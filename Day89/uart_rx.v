==> flow/design.v <==
module uart_rx #(
    parameter CLK_FREQ = 50000000,    
    parameter BAUD_RATE = 9600
)(
    input  wire clk,
    input  wire rst_n,
    input  wire rx,            
    output reg  [7:0] rx_data, 
    output reg  rx_done,       
    output reg  rx_busy        
);
    localparam integer BAUD_TICK = CLK_FREQ / BAUD_RATE;
    reg [15:0] baud_cnt;
    reg baud_tick;
    always @(posedge clk or negedge rst_n) begin
        if (!rst_n) begin
            baud_cnt  <= 0;
            baud_tick <= 0;
        end else begin
            if (baud_cnt == BAUD_TICK-1) begin
                baud_cnt  <= 0;
                baud_tick <= 1;
            end else begin
                baud_cnt  <= baud_cnt + 1;
                baud_tick <= 0;
            end
        end
    end
    reg [3:0] bit_idx;
    reg [7:0] data_buf;
    reg [1:0] state;
    localparam IDLE  = 2'b00;
    localparam START = 2'b01;
    localparam DATA  = 2'b10;
    localparam STOP  = 2'b11;
    always @(posedge clk or negedge rst_n) begin
        if (!rst_n) begin
            state   <= IDLE;
            bit_idx <= 0;
            data_buf<= 0;
            rx_data <= 0;
            rx_done <= 0;
            rx_busy <= 0;
        end else begin
            rx_done <= 0;  
            if (baud_tick) begin
                case (state)
                    IDLE: begin
                        if (!rx) begin   
                            state   <= START;
                            rx_busy <= 1;
                            bit_idx <= 0;
                        end
                    end
                    START: begin
                        if (!rx) state <= DATA;
                        else     state <= IDLE;
                    end
                    DATA: begin
                        data_buf[bit_idx] <= rx;
                        bit_idx <= bit_idx + 1;
                        if (bit_idx == 7) state <= STOP;
                    end
                    STOP: begin
                        if (rx) begin
                            rx_data <= data_buf;
                            rx_done <= 1;
                        end
                        rx_busy <= 0;
                        state   <= IDLE;
                    end
                endcase
            end
        end
    end
endmodule
### Step by step through the tools: uart_rx

The steps from the RTL of uart_rx to its reports follow in flow order.
Lines are those of the file above, counted from 1.
Operators: Yosys type, input widths -> output width; for muxes data width and select width s.
Library cell names are shortened.
A cell with - has no value.

| inputs | value |
|---|---|
| top | uart_rx |
| clock port | clk |
| standard-cell library | sky130hd |
| library corner | tt_025C_1v80 |

### Elaborated design

Counts by Yosys on the flattened word-level netlist (proc, flatten, opt, wreduce; memories kept). Register bits leave out memories and registers merged into their read ports (data or address). Print and check cells are left out. Cells with the same type and inputs are merged into one.

| word-level totals | value |
|---|---|
| register bits | 41 |
| latch bits | 0 |
| RAM bits | 0 |
| ROM bits | 0 |
| clocked read ports x word width | 0 |
| memories kept | 0 |
| input bits | 3 |
| output and inout bits | 10 |
| word-level cells | 48 |

| cells by class | value |
|---|---|
| $add $sub $neg | 3 |
| $mul | 0 |
| div/mod/pow operators | 0 |
| order comparisons | 0 |
| equal/unequal tests | 7 |
| shifts and indexed selects | 2 |
| mux-type cells | 14 |
| bitwise gates (word level) | 4 |
| reduce/logical cells | 10 |

Operator list:

| operator | number |
|---|---|
| $add 16x1->16 const B | 1 |
| $eq 16x13->1 const B | 1 |
| $mux 16 | 1 |
| $reduce_and 3->1 | 3 |
| $shift 1x5->8 | 1 |
| $shift 1x5->8 const A | 1 |
| $and 8x8->8 | 1 |
| $or 8x8->8 | 1 |
| $not 8->8 | 1 |
| $pmux 4 s2 | 1 |
| $pmux 2 s4 | 1 |
| $mux 8 | 1 |
| $mux 2 | 3 |
| $neg 4->5 | 1 |
| $mux 1 | 5 |
| $eq 2x2->1 const B | 2 |
| $ne 2x2->1 const B | 2 |
| $reduce_bool 2->1 | 2 |
| $add 4x1->4 const B | 1 |
| $eq 4x3->1 const B | 1 |
| $reduce_and 4->1 | 1 |
| $reduce_bool 4->1 | 1 |
| $mux 4 | 1 |
| $reduce_or 3->1 | 1 |
| $eq 2x1->1 const B | 1 |
| $logic_not 2->1 | 1 |
| $reduce_and 2->1 | 1 |
| $pmux 1 s2 | 1 |
| $not 1->1 | 1 |

### Longest topological paths

Yosys ltp: most cells in a row. Word level: on the elaborated netlist, between registers, memories and ports. Mapped: between sequential cells and ports; inverters and the memories' decode and read muxes count.

| depth | value |
|---|---|
| depth after elaboration | 6 |
| ABC_AREA | 1 |
| mapped depth | 9 |
| gate-level depth less buffers | 9 |

### Synthesis result

Source: synth_stat.txt of the flow (Yosys; design flattened, memories mapped). It holds for the ABC_AREA given above (unset counts as 0); a run with the other value may have another netlist.
Totals and module areas in this step are rounded.

| synthesis totals | value |
|---|---|
| cells in the netlist | 281 |
| chip area (Yosys) | 2,270 µm² |
| sequential area | 1,080 µm² |
| mapped flip-flops | 43 |
| buffer cells | 2 |

Cell types:

| cell type | number | area in all (µm²) |
|---|---|---|
| dfrtp_1 | 42 | 1.05E+03 |
| nand2_1 | 83 | 311.549 |
| inv_1 | 37 | 138.883 |
| nor2_1 | 29 | 108.854 |
| nand4_1 | 15 | 93.84 |
| nand3_1 | 17 | 85.082 |
| ha_1 | 6 | 75.072 |
| xor2_1 | 8 | 70.067 |
| nor3_1 | 10 | 50.048 |
| o21ai_0 | 9 | 45.043 |
| xnor2_4 | 1 | 27.526 |
| dfstp_2 | 1 | 26.275 |
| nor2_4 | 2 | 22.522 |
| nor2_8 | 1 | 20.019 |
| nand2_2 | 3 | 18.768 |
| nor2_2 | 3 | 18.768 |
| nand3_4 | 1 | 17.517 |
| nor3_4 | 1 | 16.266 |

Not listed: further types 9, cells in them 12.

### Timing after synthesis

Source: OpenSTA report_checks on the synthesized netlist (no wires, ideal clock, input and output delay 20% of the period each), path of least setup slack; recovery checks are left aside. Register names are those of the netlist, which keeps one name where synthesis merged equal registers.

| timing path post-synthesis | value |
|---|---|
| kind | input -> register |
| start | in rx |
| end | reg rx_data[0] |
| period | 4,190 ps |
| input delay | 838 ps |
| library setup time | 118 ps |
| launch time at the first pin | 838 ps |
| arrival | 1,464 ps |
| data required time | 4,072 ps |
| path slack | 2,608 ps |
| delay of the path | 744 ps |
| stages | 5 |
| buffers on the path | 0 |
| period reached after synthesis | 1,582 ps |

"delay of the path" = arrival - input delay + setup time.
"stages": output pins that drive a net of the path, with the launching flip-flop's if there is one; two outputs of one cell count as two.
"period reached after synthesis" = period - worst setup slack (recovery checks aside). The figure is calculated, with input and output delays left at 20% of the set period.
The rows between start and end are the longest chain of elaborated cells between them; the timing report does not say that the signal goes this way. Where chains are equally long, one stands for them.
Each line given opens the expression or statement behind the cell; cells for indexed reads and writes are added by Yosys, which also makes memories of some case tables.

| on the way, post-synthesis | value |
|---|---|
| cells stage by stage | inv_1 nor3_4 inv_2 nand2_1 o21ai_2 |
| cells in the longest elaborated chain | 1 |
| elaborated cells between the ends (all ways) | 1 |
| source lines of those cells | 0 |
| those cells by class | reduce/logical (1) |

RTL lines, path post-synthesis:

| item | line | source |
|---|---|---|
| start: declaration | 7 | `input  wire rx,` |
| $reduce_and 3->1 | - |  |
| end: assignment | 41 | `rx_data <= 0;` |
| end: assignment | 66 | `rx_data <= data_buf;` |
| end: declaration | 8 | `output reg  [7:0] rx_data,` |

### Worst path after layout

Path of least setup slack in the final report of record 1 (OpenROAD, finished layout, wires in). Where an end is a register, its clock arrival counts in the times.
The report prints the path's times to 10 ps; the period is as set.

| timing path post-layout | value |
|---|---|
| kind | register -> register |
| start | reg bit_idx[0] |
| end | reg bit_idx[2] |
| period | 1,400 ps |
| library setup time | 100 ps |
| launch time at the first pin | 300 ps |
| arrival | 1,510 ps |
| data required time | 1,590 ps |
| path slack | 80 ps |
| stages | 6 |
| buffers on the path | 1 |

The rows between start and end are the longest chain of elaborated cells between them; the timing report does not say that the signal goes this way. Where chains are equally long, one stands for them.
A register here has more assigning lines than the two given.

| on the way, post-layout | value |
|---|---|
| cells stage by stage | dfrtp_2 buf_4 ha_1 or2_2 nand3_1 o21ai_1 |
| cells in the longest elaborated chain | 2 |
| elaborated cells between the ends (all ways) | 2 |
| source lines of those cells | 2 |
| those cells by class | add/sub (1); mux (1) |

RTL lines, path post-layout:

| item | line | source |
|---|---|---|
| start: declaration | 29 | `reg [3:0] bit_idx;` |
| start: assignment | 39 | `bit_idx <= 0;` |
| start: assignment | 61 | `bit_idx <= bit_idx + 1;` |
| $add 4x1->4 | 61 |  |
| $pmux 4 s2 | 47 | `case (state)` |
| end: assignment | 52 | `bit_idx <= 0;` |
| end: assignment | 61 |  |
| end: declaration | 29 |  |

FLOW RESULTS
============

Stored flow runs of uart_rx (2 of them; Yosys, OpenROAD, sky130hd). They differ in their settings and are not a sequence. Constraints: input delay and output delay 20% of the set period each, output load 0.01 pF.
"total design power" is the tool's figure for a default switching activity; nothing was simulated.
Measured values are rounded.

#### Record 1

| setting | value |
|---|---|
| period_ns | `1.4` |
| CORE_UTILIZATION | `56` |
| PLACE_DENSITY | `0.57` |
| CORE_ASPECT_RATIO | `0.64` |
| CORE_MARGIN | `2` |
| TNS_END_PERCENT | `95` |
| ABC_AREA | `1` |
| MIN_ROUTING_LAYER | `met1` |
| MAX_ROUTING_LAYER | `met4` |
| CAP_MARGIN | `20` |
| SLEW_MARGIN | `20` |

| result | value |
|---|---|
| cell area after synthesis | 2,270 µm² |
| total die area | 4,590 µm² |
| standard-cell area after routing | 2,830 µm² |
| final design utilization | 73.0% |
| smallest setup slack | 82 ps |
| total negative slack on setup checks | 0 ps |
| total design power | 2,440 µW |

#### Record 2

| setting | value |
|---|---|
| period_ns | `1.53` |
| CORE_UTILIZATION | `65` |
| PLACE_DENSITY_LB_ADDON | `0.19` |
| GPL_TIMING_DRIVEN | `1` |
| GPL_ROUTABILITY_DRIVEN | `0` |
| CTS_CLUSTER_DIAMETER | `80` |
| SLEW_MARGIN | `20` |
| CAP_MARGIN | `20` |
| CORE_MARGIN | `2` |

| result | value |
|---|---|
| cell area after synthesis | 2,070 µm² |
| total die area | 3,650 µm² |
| standard-cell area after routing | 2,690 µm² |
| final design utilization | 88.1% |
| smallest setup slack | -181 ps |
| total negative slack on setup checks | -686 ps |
| total design power | 1,740 µW |
